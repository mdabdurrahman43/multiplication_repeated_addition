==> flow/design.v <==
`timescale 1ns/1ns
module adder(z,x,y);
input [15:0] x;
input [15:0] y;
output [15:0] z;
reg [15:0] out;
assign z=out;
always @(*) begin
out=x+y;
end
endmodule
`timescale 1ns/1ns
module compare(eqz,bout);
input [15:0] bout;
output eqz;
assign eqz=(bout==16'h0000);
endmodule
`timescale 1ns/1ns
module mul_add_datapath(eqz,lda,ldb,ldp,decb,clrp,data_in,clk);
input ldp,ldb,lda,clrp,decb,clk;
input [15:0] data_in;
output eqz;
wire [15:0] bus,bout,x,y,z;
assign bus=data_in;
register_a a(x,bus,lda,clk);
register_p p(y,z,ldp,clrp,clk);
register_b b(bout,bus,ldb,decb,clk);
adder add(z,x,y);
compare cmp(eqz,bout);
endmodule
`timescale 1ns/1ns
module register_a (x,bus,lda,clk);
input lda,clk;
input [15:0] bus;
output [15:0] x;
reg [15:0]outa;
assign x=outa;
always @(posedge clk) 
begin 
if (lda) 
begin
outa<=bus;
end
end
endmodule
`timescale 1ns/1ns
module register_b(bout,bus,ldb,decb,clk);
input decb,clk,ldb;
input [15:0] bus;
output [15:0] bout;
reg [15:0]out;
assign bout=out;
always @(posedge clk)
begin 
if(ldb)
out<=bus;
else if(decb)
out<=out-16'h0001;
end
endmodule
`timescale 1ns/1ns
module register_p(y,z,ldp,clrp,clk);
input ldp,clrp,clk;
input [15:0] z;
output [15:0] y;
reg [15:0] out;
assign y=out;
always @(posedge clk)
begin 
if(clrp)
out<=16'h0000;
if(ldp)
out<=z;
end
endmodule
# ---- Tool chain data of mul_add_datapath
# The steps from the RTL of mul_add_datapath to its reports follow in flow order.
# Lines are those of the file above, counted from 1.
# Operators: Yosys type, input widths -> output width; for muxes data width and select width s.
# Library cell names are shortened.
# A cell with - has no value.
dict set report inputs {
  top_module {mul_add_datapath}
  clock {clk}
  cell_library {sky130hd}
  corner {tt_025C_1v80}
}

# ---- Word level
# Yosys after proc, flatten, opt, wreduce and memory -nomap, before mapping. Memory bits, and registers merged into a memory's read port (data or address), are not among the register bits. Print and check cells are not counted. Equal cells are merged and count once.
dict set report word_totals {
  register_bits 16
  latch_bits 0
  ramBits 0
  romBits 0
  clocked_rd_ports_x_width 0
  mem_count 0
  in_bits 22
  out_inout_bits 1
  elab_cells 6
}
dict set report classes {
  add_sub_neg 1
  n_mul 0
  div_mod_pow 0
  n_cmp 0
  n_eq 0
  shift 0
  muxes 2
  bitwise 0
  reduce_logical 2
}
# operator count
set op_table {}
lappend op_table {{$mux 16} 2}
lappend op_table {{$sub 16x1->16 const B} 1}
lappend op_table {{$logic_not 16->1} 1}
lappend op_table {{$reduce_bool 2->1} 1}

# ---- Longest topological paths
# Longest topological path by Yosys (ltp), each cell counted once; first at word level (registers and memories cut), then after technology mapping (sequential cells cut; the memories' decode and read muxes count).
dict set report depth {
  word_depth 3
  ABC_AREA 0
  ltp_mapped 7
  depth_no_buf 6
}

# ---- After synthesis
# Yosys stat after the flow's synthesis: flattened, memories mapped to cells. It holds for the ABC_AREA given above (unset counts as 0); a run with the other value may have another netlist.
# type count area_total_um2
set by_type {}
lappend by_type {edfxtp_1 16 480.461}
lappend by_type {o21ai_0 14 70.067}
lappend by_type {xnor2_1 8 70.067}
lappend by_type {nand2_1 15 56.304}
lappend by_type {xor2_1 4 35.034}
lappend by_type {nor4_1 5 31.28}
lappend by_type {nor3_1 4 20.019}
lappend by_type {or3_1 3 18.768}
lappend by_type {nand3_1 3 15.014}
lappend by_type {ha_1 1 12.512}
lappend by_type {nor2b_1 2 12.512}
lappend by_type {nor4_2 1 12.512}
lappend by_type {clkbuf_1 3 11.261}
lappend by_type {inv_1 3 11.261}
lappend by_type {mux2_2 1 11.261}
lappend by_type {or4_4 1 11.261}
lappend by_type {nor4b_1 1 8.758}
lappend by_type {o31a_1 1 8.758}
# Other cell types: 8; their cells: 8.
dict set report mapped {
  cell_count 94
  yosys_area_um2 945.9
  seq_area_um2 480.5
  ffs 16
  buffers 4
}
# By module: a second synthesis without flattening, with its own total; a netlist apart from the flattened one above.
dict set report unflattened {
  cells_unflattened 93
  hier_area_um2 975.9
}
# Rows give one instance, submodules left out.
# mod n_inst cells area_um2 seq_area_um2
set by_module {}
lappend by_module {register_b 1 88 942.2 480.5}
lappend by_module {compare 1 5 33.8 0.0}
lappend by_module {mul_add_datapath 1 0 0.0 0.0}

# ---- Worst setup path after synthesis
# Path of least setup slack by OpenSTA after synthesis, without wires, with an ideal clock, recovery checks aside; 20% of the period is set as input and as output delay. Where synthesis merged equal registers, the netlist keeps one of their names.
dict set report synth_path {
  path_kind {reg-to-output}
  start {register b.out[0]}
  end {output port eqz}
  clock_period_ps 2380
  out_delay_ps 476
  t_first_pin_ps 0
  arrival_time_ps 1707
  required_time_ps 1904
  slack_ps 197
  path_delay_ps 1707
  path_stages 7
  n_path_buf 1
  period_less_setup_slack_ps 2183
}
# "path_delay_ps" is the arrival time less input delay plus setup time.
# A path that ends at an output port has no setup time.
# "path_stages": output pins that drive a net of the path, with the launching flip-flop's if there is one; two outputs of one cell count as two.
# "period_less_setup_slack_ps" is the clock period less the worst setup slack; recovery checks do not enter. This is arithmetic on one report: input and output delays are still those of the set period (20% each).
# The rows between start and end are the longest chain of elaborated cells between them; the timing report does not say that the signal goes this way. Where chains are equally long, one stands for them.
# Each line given opens the expression or statement behind the cell; cells for indexed reads and writes are added by Yosys, which also makes memories of some case tables.
dict set report synth_between {
  path_cell_list {edfxtp_1 -> inv_1 -> ha_1 -> or3b_2 -> buf_2 -> nor4_2 -> and2_1}
  elab_chain_cells 1
  cone_cells 1
  lines_between 1
  cone_classes {reduce/logical (1)}
}
# element line_no
set synth_rtl {}
lappend synth_rtl {{from (decl)} 51} ;# reg [15:0]out;
lappend synth_rtl {{from (assign)} 56} ;# out<=bus;
lappend synth_rtl {{from (assign)} 58} ;# out<=out-16'h0001;
lappend synth_rtl {{$logic_not 16->1} 16} ;# assign eqz=(bout==16'h0000);
lappend synth_rtl {{to (decl)} 22} ;# output eqz;

# ---- Path in the finished layout
# From the final timing report of run 1: the path of least setup slack in the routed layout; clock arrival at registers is part of the times.
# The report prints the path's times to 10 ps; the period is as set.
dict set report layout_path {
  path_kind {reg-to-output}
  start {register b.out[10]}
  end {output port eqz}
  clock_period_ps 1880
  out_delay_ps 380
  t_first_pin_ps 280
  arrival_time_ps 1820
  required_time_ps 1500
  slack_ps -320
  path_stages 5
  n_path_buf 1
}
# The rows between start and end are the longest chain of elaborated cells between them; the timing report does not say that the signal goes this way. Where chains are equally long, one stands for them.
dict set report layout_between {
  path_cell_list {edfxtp_1 -> or4_4 -> nor4_4 -> and2_4 -> buf_6}
  elab_chain_cells 1
  cone_cells 1
  lines_between 1
  cone_classes {reduce/logical (1)}
}
# element line_no
set layout_rtl {}
lappend layout_rtl {{from (decl)} 51} ;# reg [15:0]out;
lappend layout_rtl {{from (assign)} 56} ;# out<=bus;
lappend layout_rtl {{from (assign)} 58} ;# out<=out-16'h0001;
lappend layout_rtl {{$logic_not 16->1} 16} ;# assign eqz=(bout==16'h0000);
lappend layout_rtl {{to (decl)} 22} ;# output eqz;

; Measured results for mul_add_datapath: 2 stored runs of the Yosys and OpenROAD flow on sky130hd. The settings differ; the order carries no meaning. The constraints put input and output delay at 20% of the set period each and load the outputs with 0.01 pF.
; "period_reached_ps" = clock period - worst setup slack. The figure is calculated, with input and output delays left at 20% of the set period.
; "worst_path_time_ps" = time allowed to the worst setup path (clock period - input delay - output delay, where it has them) - its slack; a late launch clock adds to it, a late capture clock takes from it.
; "power.total_mw" is the tool's figure for a default switching activity; nothing was simulated.
; "worst_path_time_ps" is known to 10 ps.

[run 1: settings]
period_ns = 1.88
CAP_MARGIN = 20
CORE_MARGIN = 2
CORE_UTILIZATION = 40
SLEW_MARGIN = 20
[run 1: results]
period_reached_ps = 2198
design_die_area_um2 = 2769.9
final_setup_tns_ps = -460
hold_worst_slack_ps = 725
synthArea_um2 = 945.9
fin_util_pct = 66.9
setup_worst_slack_ps = -318
power.total_mw = 0.9464
worst_path_time_ps = 1820
worst_path_kind = reg-to-output
final_cell_area_um2 = 1493.9

[run 2: settings]
period_ns = 2.83
CORE_UTILIZATION = 66
PLACE_DENSITY_LB_ADDON = 0.29
CORE_ASPECT_RATIO = 1.38
CELL_PAD_IN_SITES_DETAIL_PLACEMENT = 2
ABC_AREA = 1
GPL_ROUTABILITY_DRIVEN = 0
CAP_MARGIN = 40
SLEW_MARGIN = 40
CORE_MARGIN = 2
[run 2: results]
outcome = did not finish, placement stopped with DPL-0033
